==> flow/design.v <==
module switch(input  clk,
			  input  rst,
			  input  trigger,
			  output out);
   reg 				 out_reg;
   assign out = out_reg;
   always @(posedge clk)
	 if (rst)
	   out_reg <= 0;
	 else if (trigger)
	   out_reg <= ~out_reg;
endmodule
module signal_generator #(parameter DELAY = 2,
						  parameter TIMER_SIZE = 63
						  )(input  clk,
							input  rst,
							output reg out);
   reg [TIMER_SIZE:0] counter;
   always @(posedge clk) begin
	  if (rst) begin
		 counter <= 0;
		 out <= 0;
	  end else begin
		 if (counter == DELAY - 1) begin
			out <= 1;
			counter <= 0;
		 end else begin
			out <= 0;
			counter = counter + 1;
		 end
	  end
   end
endmodule
module interval_switch #(parameter DELAY = 2,
						 parameter TIMER_SIZE = 63
						  )(input  clk,
							input  rst,
							output out);
   wire 						   trigger;
   switch switch(clk, rst, trigger, out);
   signal_generator #(.DELAY(DELAY)) signal_generator(clk, rst, trigger);
endmodule
module generators(input  clk,
				  input  rst,
				  output clk_ten,
				  output clk_hundred,
				  output clk_thousand,
				  output every_us,
				  output every_second,
				  output ten_per_second,
				  output hundred_per_second,
				  output transmitter_output_clock);
   wire 				 clk_ten_wire;
   wire 				 clk_hundred_wire;
   wire 				 clk_thousand_wire;
   wire 				 every_us_wire;
   wire 				 every_second_wire;
   wire 				 ten_per_second_wire;
   wire 				 hundred_per_second_wire;
   signal_generator #(.DELAY(10                 )) clk_ten_generator            (clk, rst, clk_ten_wire);
   signal_generator #(.DELAY(100                )) clk_hundred_generator        (clk, rst, clk_hundred_wire);
   signal_generator #(.DELAY(1000               )) clk_thousand_generator       (clk, rst, clk_thousand_wire);
   signal_generator #(.DELAY(100                )) every_us_generator           (clk, rst, every_us_wire);
   signal_generator #(.DELAY(100000000)) every_second_generator       (clk, rst, every_second_wire);
   signal_generator #(.DELAY(1000000            )) ten_per_second_generator     (clk, rst, ten_per_second_wire);
   signal_generator #(.DELAY(100000             )) hundred_per_second_generator (clk, rst, hundred_per_second_wire);
   assign clk_ten                   = clk_ten_wire;
   assign clk_hundred               = clk_hundred_wire;
   assign clk_thousand              = clk_thousand_wire;
   assign every_us                  = every_us_wire;
   assign every_second              = every_second_wire;
   assign ten_per_second            = ten_per_second_wire;
   assign hundred_per_second        = hundred_per_second_wire;
endmodule
module edge_detector #(parameter FALL = 1,
					   parameter RISE = 1
					   )(input clk,
						 input rst,
						 input signal,
						 output reg out);
   reg 								prev_signal;
   always @(posedge clk) begin
	  if (rst) begin
		 out <= 0;
	  end else if (RISE && signal && !prev_signal) begin
		 out <= 1;
	  end else if (FALL && !signal && prev_signal) begin
		 out <= 1;
	  end else begin
		 out <= 0;
	  end
	  prev_signal <= signal;
   end
endmodule
module counter(input             clk,
			   input 			 rst,
			   input 			 increment,
			   input 			 trigger,
			   output reg [63:0] out);
   reg [63:0] 					 counter;
   always @(posedge clk) begin
	  if (rst) begin
		 out <= 0;
		 counter <= 0;
	  end else if (trigger) begin
		 out <= counter;
		 counter <= 0;
	  end else if (increment) begin
		 counter = counter + 1;
	  end
   end
endmodule
module indexer #(parameter SIZE = 8
				 )(input                       clk,
				   input 					   rst,
				   input 					   increment,
				   output reg [$clog2(SIZE):0] get,
				   output 					   last); 
   wire 									   last_wire = get == SIZE - 1;
   assign last = last_wire;
   always @(posedge clk) if (rst) get <= 0;
   always @(posedge clk)
	 if (increment)
	   if (last_wire)
		  get <= 0;
		else
		  get = get + 1;
endmodule	 
module test_data_generator(input                           clk,
						   input 						   rst,
						   input 						   next,
						   output [14:0] out);
   reg [14:0] 						   data_buffer [15:0];
   reg [8:0] 											   index;
   wire 												   last_index = index == 16;
   assign out = data_buffer[index];
   always @(posedge clk) begin
	  if (rst) begin
		 index <= 0;
	  end else if (next) begin
		 index <= index + 1;
	  end else if (last_index) begin
		 index = 0;
	  end
   end
   always @(posedge clk) begin
	  data_buffer[0]  <= 65;
	  data_buffer[1]  <= 75;
	  data_buffer[2]  <= 85;
	  data_buffer[3]  <= 95;
	  data_buffer[4]  <= 105;
	  data_buffer[5]  <= 115;
	  data_buffer[6]  <= 4454;
	  data_buffer[7]  <= 125;
	  data_buffer[8]  <= 140;
	  data_buffer[9]  <= 140;
	  data_buffer[10] <= 140;
	  data_buffer[11] <= 140;
	  data_buffer[12] <= 10;
	  data_buffer[13] <= 10;
	  data_buffer[14] <= 10;
	  data_buffer[15] <= 10;
   end
endmodule
module pulse_recognizer (input     [14:0] in,
						 output reg [4:0] out);
   always @(*) begin
	  if      (in < 40)                                             out <= 9;
      else if (in > 60       && in < 72)      out <= 1;
      else if (in > 71       && in < 82)      out <= 2;
      else if (in > 81       && in < 92)      out <= 3;
      else if (in > 91       && in < 102)      out <= 4;
      else if (in > 101  && in < 114) out <= 5;
      else if (in > 113  && in < 124) out <= 6;
      else if (in > 123  && in < 135) out <= 7;
      else if (in > 134  && in < 148) out <= 8;
      else                                                                             out <= 0;
   end
endmodule
module pulse_buffer(input                          clk,
					input 						   rst,
					input 						   next,
					input [14:0] pulse,
					output 						   completed,
					output reg [63:0] 			   out);
   reg [4:0] 					   buffer [15:0];
   reg [7:0] 									   index;
   reg [63:0] 									   test_buffer;
   assign test_buffer[3  :  0] = buffer[0]; 
   assign test_buffer[7  :  4] = buffer[1]; 
   assign test_buffer[11 :  8] = buffer[2]; 
   assign test_buffer[15 : 12] = buffer[3]; 
   assign test_buffer[19 : 16] = buffer[4]; 
   assign test_buffer[23 : 20] = buffer[5]; 
   assign test_buffer[27 : 24] = buffer[6]; 
   assign test_buffer[31 : 28] = buffer[7];    
   assign test_buffer[35 : 32] = buffer[8];    
   assign test_buffer[39 : 36] = buffer[9];    
   assign test_buffer[43 : 40] = buffer[10];    
   assign test_buffer[47 : 44] = buffer[11];    
   assign test_buffer[51 : 48] = buffer[12];    
   assign test_buffer[55 : 52] = buffer[13];    
   assign test_buffer[59 : 56] = buffer[14];
   assign test_buffer[63 : 60] = buffer[15];
   wire 										   last_index = index == 15;
   wire [4:0] 				   recognized_pulse;
   assign completed = last_index;
   integer 							 i = 0;
   pulse_recognizer pulse_recognizer(pulse, recognized_pulse);
   always @(posedge clk) begin
	  if (rst) begin
		 for (i = 0; i < 16; i++) begin
			buffer[i] <= 0;
		 end
		 index <= 0;
		 out <= 0;
	  end
   end
   always @(posedge clk) begin
	  if (next) begin
		 buffer[index] <= recognized_pulse;
		 index = index + 1;
	  end else if (last_index) begin
		 for (i = 0; i < 16; i++) begin
			out[4*i+:4] = buffer[i];
		 end
		 index = 0;
	  end
   end
endmodule
module serial_transmitter(input       clk,
						  input 	  rst,
						  input 	  transmission_clock, 
						  input 	  send,
						  input [7:0] in_data,
						  output 	  transmission,
						  output 	  out_data);
   reg [7:0] 						  index = 0;
   reg [7:0]						  data_buffer = 0;
   reg 								  sending = 0;
   wire 							  current_bit = data_buffer[index];
   wire 							  last_index = index == 7;
   assign transmission = sending;
   assign out_data = current_bit;
   always @(posedge clk) begin
	  if (rst) begin
		 index <= 0;
		 data_buffer <= 0;
		 sending <= 0;
	  end if (send) begin
		 data_buffer <= in_data;
		 sending <= 1;
		 index <= 0;
	  end else if (last_index && transmission_clock) begin
		 index <= 0;
		 sending <= 0;
	  end else if (sending && transmission_clock) begin
		 index <= index + 1;
	  end
   end
endmodule
module data_transmitter(input        clk,
						input 		 rst,
						input 		 send,
						input [63:0] data,
						output 		 busy,
						output 		 transmission,
						output 		 clock,
						output 		 out_data);
   reg [7:0] 						 data_buffer [7:0];
   reg [7:0] 						 index = -1;
   reg 								 state = 0;
   reg 								 new_byte = 0;
   wire [7:0] 						 current_byte = data_buffer[index];
   wire 							 serial_transmitter_busy;
   wire 							 last_index = index == 7;
   wire 							 serial_clk;
   interval_switch #(.DELAY(10)) transmitter_out_clock_generator(clk, rst, clock);
   signal_generator #(.DELAY(10)) serial_generator(clk, rst, serial_clk);
   assign transmission = serial_transmitter_busy;
   assign busy = state == 1 || serial_transmitter_busy;
   integer 							 i = 0;
   always @(posedge clk) begin
	 if (rst) begin
		 index <= -1;
		 new_byte <= 0;
		 state <= 0;
	 end else if (state == 0 && !busy) begin
		 if (send) begin
			state <= 1;
			for (i = 0; i < 8; i++) begin
		 	   data_buffer[i] <= data[8*i+:8];
			end	
		 end
	 end 
	 else if (state == 1) begin
		if (!new_byte && !last_index && serial_clk && !serial_transmitter_busy) begin
		   new_byte <= 1;
		   index <= index + 1;
		end else if (last_index) begin
		   state <= 0;
		   index <= -1;
		   new_byte <=0;
		end else begin
		   new_byte <= 0;
		end
	 end
   end
   serial_transmitter serial_transmitter(.clk(clk),
										 .rst(rst),
										 .transmission_clock(serial_clk),
										 .send(new_byte),
										 .in_data(current_byte),
										 .transmission(serial_transmitter_busy),
										 .out_data(out_data));   
endmodule
module top(input        clk,
		   input 		rst,  
		   input 		btn1, 
		   input 		vive_sensor,
		   output [2:0] led,
		   output 		transmission,
		   output 		clock,
		   output 		data);
   wire 				edge_detected;
   wire 				transmitter_busy;
   wire 				transmitter_clk;
   wire 				transmitter_data;
   wire 				transmission_active; 				   
   wire [63:0] 			counter_wire;
   wire 				every_us;
   signal_generator #(.DELAY(100000000)) every_us_generator(clk, rst, every_us);
   counter counter(clk, rst, every_us, edge_detected, counter_wire);
   wire 				test_pulse_signal;
   signal_generator #(.DELAY(100)) test_pulse_signal_generator(clk, rst, test_pulse_signal);
   wire [14:0] test_pulse_duration;
   test_data_generator test_data_generator(clk, rst, test_pulse_signal, test_pulse_duration);
   wire [7:0] 					 index;
   wire 						 last_index;
   indexer #(.SIZE(316)) indexer(clk, rst, test_pulse_signal, index, last_index);
   wire 						 buffer_ready_wire;
   wire [63:0] 					 pulse_buffer_wire;
   pulse_buffer pulse_buffer(.clk(clk), .rst(rst),
							 .next(test_pulse_signal),
							 .pulse(test_pulse_duration),
							 .completed(buffer_ready_wire),
							 .out(pulse_buffer_wire));
   data_transmitter data_transmitter(.clk(clk), .rst(rst),
									 .send(buffer_ready_wire),
									 .data(pulse_buffer_wire),
   									 .busy(transmitter_busy),
   									 .transmission(transmission_active),
   									 .out_data(transmitter_data),
   									 .clock(transmitter_clk));
   assign clock        = transmitter_clk;
   assign data         = transmitter_data;
   assign transmission = transmission_active; 				   
   wire 				every_second_switch;
   interval_switch #(.DELAY(100000000)) every_second_switch_generator(clk, rst, every_second_switch);
   edge_detector edge_detector(clk, rst, vive_sensor, edge_detected);
   assign led[0] = transmitter_busy;  
   assign led[1] = every_second_switch;  
   assign led[2] = rst;   
 endmodule
== Tool chain data of generators ==
Tool output for the design above, in the order of the flow.
Lines are those of the file above, counted from 1.
Cell names lack the library's common part.
The mark n/a stands for no value.

* Design top: generators
* Clock: clk
* Cell library: sky130hd
* Timing corner: tt_025C_1v80

== Word-level counts ==
Source: Yosys, flattened and elaborated, memories not mapped. Widths are those after wreduce. Registers that Yosys merges into a memory's read port (data or address) are not register bits. Print and check cells do not count. Equal cells are merged and count once.

* Input bits: 2
* Output and inout port bits: 8
* Elaborated cells: 42
* Flip-flop bits (word level): 455

* Equality and inequality tests: 7
* Reductions and logical operators: 7
* Add/subtract/negate cells: 7
* Multiplexer cells: 7

{| class="wikitable"
|+ Operator list
! kind !! number
|-
| adder 64 x 1 -> 64 bit with constant B || 7
|-
| == test 64 x 7 -> 1 bit with constant B || 2
|-
| == test 64 x 10 -> 1 bit with constant B || 1
|-
| == test 64 x 17 -> 1 bit with constant B || 1
|-
| == test 64 x 20 -> 1 bit with constant B || 1
|-
| == test 64 x 27 -> 1 bit with constant B || 1
|-
| == test 64 x 4 -> 1 bit with constant B || 1
|-
| OR reduction 2 bit || 7
|-
| two-way mux 1 bit || 7
|}

== Depth ==
Depth = most cells in a row (Yosys ltp): at word level without a register or memory, in the mapped netlist without a sequential cell, where the memories' decode and read muxes count.

* Word-level depth: 2
* ABC_AREA: 0
* Gate-level depth with buffers: 9
* Depth with buffers taken out: 7

== After synthesis ==
Yosys stat after the flow's synthesis: flattened, memories mapped to cells. It holds for the ABC_AREA given above (unset counts as 0); a run with the other value may have another netlist.

{| class="wikitable"
|+ Cell types
! cell type !! number !! total area (µm²)
|-
| dfxtp_1 || 455 || 9.11E+03
|-
| nor2_1 || 532 || 2E+03
|-
| xnor2_1 || 223 || 1.95E+03
|-
| xor2_1 || 177 || 1.55E+03
|-
| nand4_1 || 141 || 882.096
|-
| nand3_1 || 164 || 820.787
|-
| nor4_1 || 128 || 800.768
|-
| nand2_1 || 185 || 694.416
|-
| nor3_1 || 98 || 490.47
|-
| and4_1 || 39 || 341.578
|-
| and3_1 || 50 || 312.8
|-
| or3_1 || 33 || 206.448
|-
| inv_1 || 49 || 183.926
|-
| a21oi_1 || 32 || 160.154
|-
| and2_1 || 24 || 150.144
|-
| nor4_2 || 12 || 150.144
|-
| nor4_4 || 7 || 148.893
|-
| buf_2 || 28 || 140.134
|}

Other cell types: 35; their cells: 170.

* Buffers: 77
* Mapped area: 21266.6 µm²
* Cell count: 2547
* Flip-flop cells: 455
* Sequential part of the area: 9108.7 µm²

By module: a second synthesis without flattening, with its own total; a netlist apart from the flattened one above.

* Cell total of the unflattened synthesis: 2693
* Area total of the unflattened synthesis: 22363.9 µm²

Each row is one instance without its submodules.

{| class="wikitable"
|+ By module
! module !! cells !! times used !! seq. area (µm²) !! area (µm²)
|-
| signal_generator (DELAY=100) || 385 || 2 || 1301.2 || 3259.4
|-
| signal_generator (DELAY=1000) || 397 || 1 || 1301.2 || 3283.1
|-
| signal_generator (DELAY=10) || 388 || 1 || 1301.2 || 3199.3
|-
| signal_generator (DELAY=1000000) || 396 || 1 || 1301.2 || 3193.1
|-
| signal_generator (DELAY=100000) || 378 || 1 || 1301.2 || 3143.0
|-
| signal_generator (DELAY=100000000) || 362 || 1 || 1301.2 || 3015.4
|-
| generators || 2 || 1 || 0.0 || 11.3
|}

== Worst setup path after synthesis ==
OpenSTA on the mapped netlist: ideal clock, no wires. The path of least setup slack (recovery checks aside). Input and output delay are each 20% of the period. Register names are those of the netlist, which keeps one name where synthesis merged equal registers.

* Path type: register to register
* From: reg clk_thousand_generator.counter[0]
* To: reg clk_thousand_generator.counter[56]
* Delay of the path: 2.110 ns
* Path slack: 1.239 ns
* Time at the first pin: 0.000 ns
* Path buffers: 0
* Stages on the path: 8
* Period: 3.35 ns
* Data arrival time: 2.040 ns
* Library setup time: 0.070 ns
* Data required time: 3.280 ns
* Period reached after synthesis: 2.111 ns

"delay of the path" is the arrival time less input delay plus setup time.
"stages on the path": output pins that drive a net of the path, with the launching flip-flop's if there is one; two outputs of one cell count as two.
"period reached after synthesis" is the clock period less the worst setup slack; recovery checks do not enter. This is arithmetic on one report: input and output delays are still those of the set period (20% each).
Between the ends stands the longest chain of elaborated cells between them, by number of cells; it is not shown to be the way that was timed. Of several equally long chains one is given.
Each line given opens the expression or statement behind the cell; cells for indexed reads and writes are added by Yosys, which also makes memories of some case tables.
At most two assigning lines are given for a register; there are more.

* Cell sequence: dfxtp_1 ha_1 and4_1 nand4_1 nor4_4 nand4_2 or3_1 a21oi_1
* Length of the longest elaborated chain: 2
* Elaborated cells on any way between the ends: 3
* Source lines of those cells: 2
* Classes of those cells: 1 x add/sub; 1 x eq/ne; 1 x reduce/logical

{| class="wikitable"
|+ RTL lines, path post-synthesis
! what !! RTL line !! source
|-
| from (decl) || 18 || <nowiki>reg [TIMER_SIZE:0] counter;</nowiki>
|-
| from (assign) || 21 || <nowiki>counter <= 0;</nowiki>
|-
| from (assign) || 29 || <nowiki>counter = counter + 1;</nowiki>
|-
| == test 64 x 10 -> 1 bit || 24 || <nowiki>if (counter == DELAY - 1) begin</nowiki>
|-
| OR reduction 2 bit || n/a ||
|-
| to (assign) || 26 || <nowiki>counter <= 0;</nowiki>
|-
| to (assign) || 29 ||
|-
| to (decl) || 18 ||
|}

== Timing after layout ==
Path of least setup slack in the final report of run 1 (OpenROAD, finished layout, wires in). Where an end is a register, its clock arrival counts in the times.

* Path type: register to register
* From: reg clk_hundred_generator.counter[41]
* To: reg clk_hundred_generator.counter[39]
* Path buffers: 1
* Stages on the path: 7
* Period: 2.39 ns
* Path slack: 0.14 ns
* Time at the first pin: 0.59 ns
* Data arrival time: 2.72 ns
* Library setup time: 0.11 ns
* Data required time: 2.86 ns

Between the ends stands the longest chain of elaborated cells between them, by number of cells; it is not shown to be the way that was timed. Of several equally long chains one is given.
At most two assigning lines are given for a register; there are more.

* Cell sequence: dfxtp_1 or4_1 nor4_1 nand4_1 o31ai_4 buf_12 nor2_1
* Length of the longest elaborated chain: 2
* Elaborated cells on any way between the ends: 2
* Source lines of those cells: 1
* Classes of those cells: 1 x eq/ne; 1 x reduce/logical

{| class="wikitable"
|+ RTL lines, path after layout
! what !! RTL line !! source
|-
| from (decl) || 18 || <nowiki>reg [TIMER_SIZE:0] counter;</nowiki>
|-
| from (assign) || 21 || <nowiki>counter <= 0;</nowiki>
|-
| from (assign) || 29 || <nowiki>counter = counter + 1;</nowiki>
|-
| == test 64 x 7 -> 1 bit || 24 || <nowiki>if (counter == DELAY - 1) begin</nowiki>
|-
| OR reduction 2 bit || n/a ||
|-
| to (assign) || 26 || <nowiki>counter <= 0;</nowiki>
|-
| to (assign) || 29 ||
|-
| to (decl) || 18 ||
|}

Subject: flow runs of generators

Hi,

Measured results for generators: 2 stored runs of the Yosys and OpenROAD flow on sky130hd. The settings differ; the order carries no meaning. The constraints put input and output delay at 20% of the set period each and load the outputs with 0.01 pF.
"period reached": clock period set for the run, less the worst setup slack. It is reckoned from that one timing run; input and output delays stay at 20% of the period that was set.
"total power after layout": no workload was simulated; the value follows from the tool's default switching activity.

=== Run 1 ===
{| class="wikitable"
! Setting !! Value
|-
| period_ns || 2.39
|-
| CORE_UTILIZATION || 25
|-
| CAP_MARGIN || 20
|-
| CORE_MARGIN || 2
|-
| SLEW_MARGIN || 20
|-
! Result !! Value
|-
| Post-layout utilization || 29.7%
|-
| Post-synthesis cell area || 21266.6 µm²
|-
| Standard-cell area of the final layout || 24967.7 µm²
|-
| Total power after layout || 16.062 mW
|-
| Period reached || 2.248 ns
|-
| Overall die area || 87414.8 µm²
|-
| Worst hold slack after layout || 0.443 ns
|-
| Worst setup slack after layout || 0.142 ns
|-
| Setup TNS || 0.000 ns
|}

=== Run 2 ===
{| class="wikitable"
! Setting !! Value
|-
| period_ns || 1.44
|-
| CORE_UTILIZATION || 45
|-
| SETUP_SLACK_MARGIN || -0.1
|-
| ABC_AREA || 1
|-
| GPL_ROUTABILITY_DRIVEN || 1
|-
| CTS_CLUSTER_DIAMETER || 380
|-
| SLEW_MARGIN || 30
|-
| MIN_ROUTING_LAYER || met2
|-
| CAP_MARGIN || 20
|-
| CORE_MARGIN || 2
|-
! Result !! Value
|-
| Post-layout utilization || 68.4%
|-
| Standard-cell area of the final layout || 40367.5 µm²
|-
| Worst hold slack after layout || 0.475 ns
|-
| Total power after layout || 28.721 mW
|-
| Overall die area || 61705.0 µm²
|-
| Setup TNS || -95.978 ns
|-
| Post-synthesis cell area || 26880.8 µm²
|-
| Period reached || 1.742 ns
|-
| Worst setup slack after layout || -0.302 ns
|}

Regards
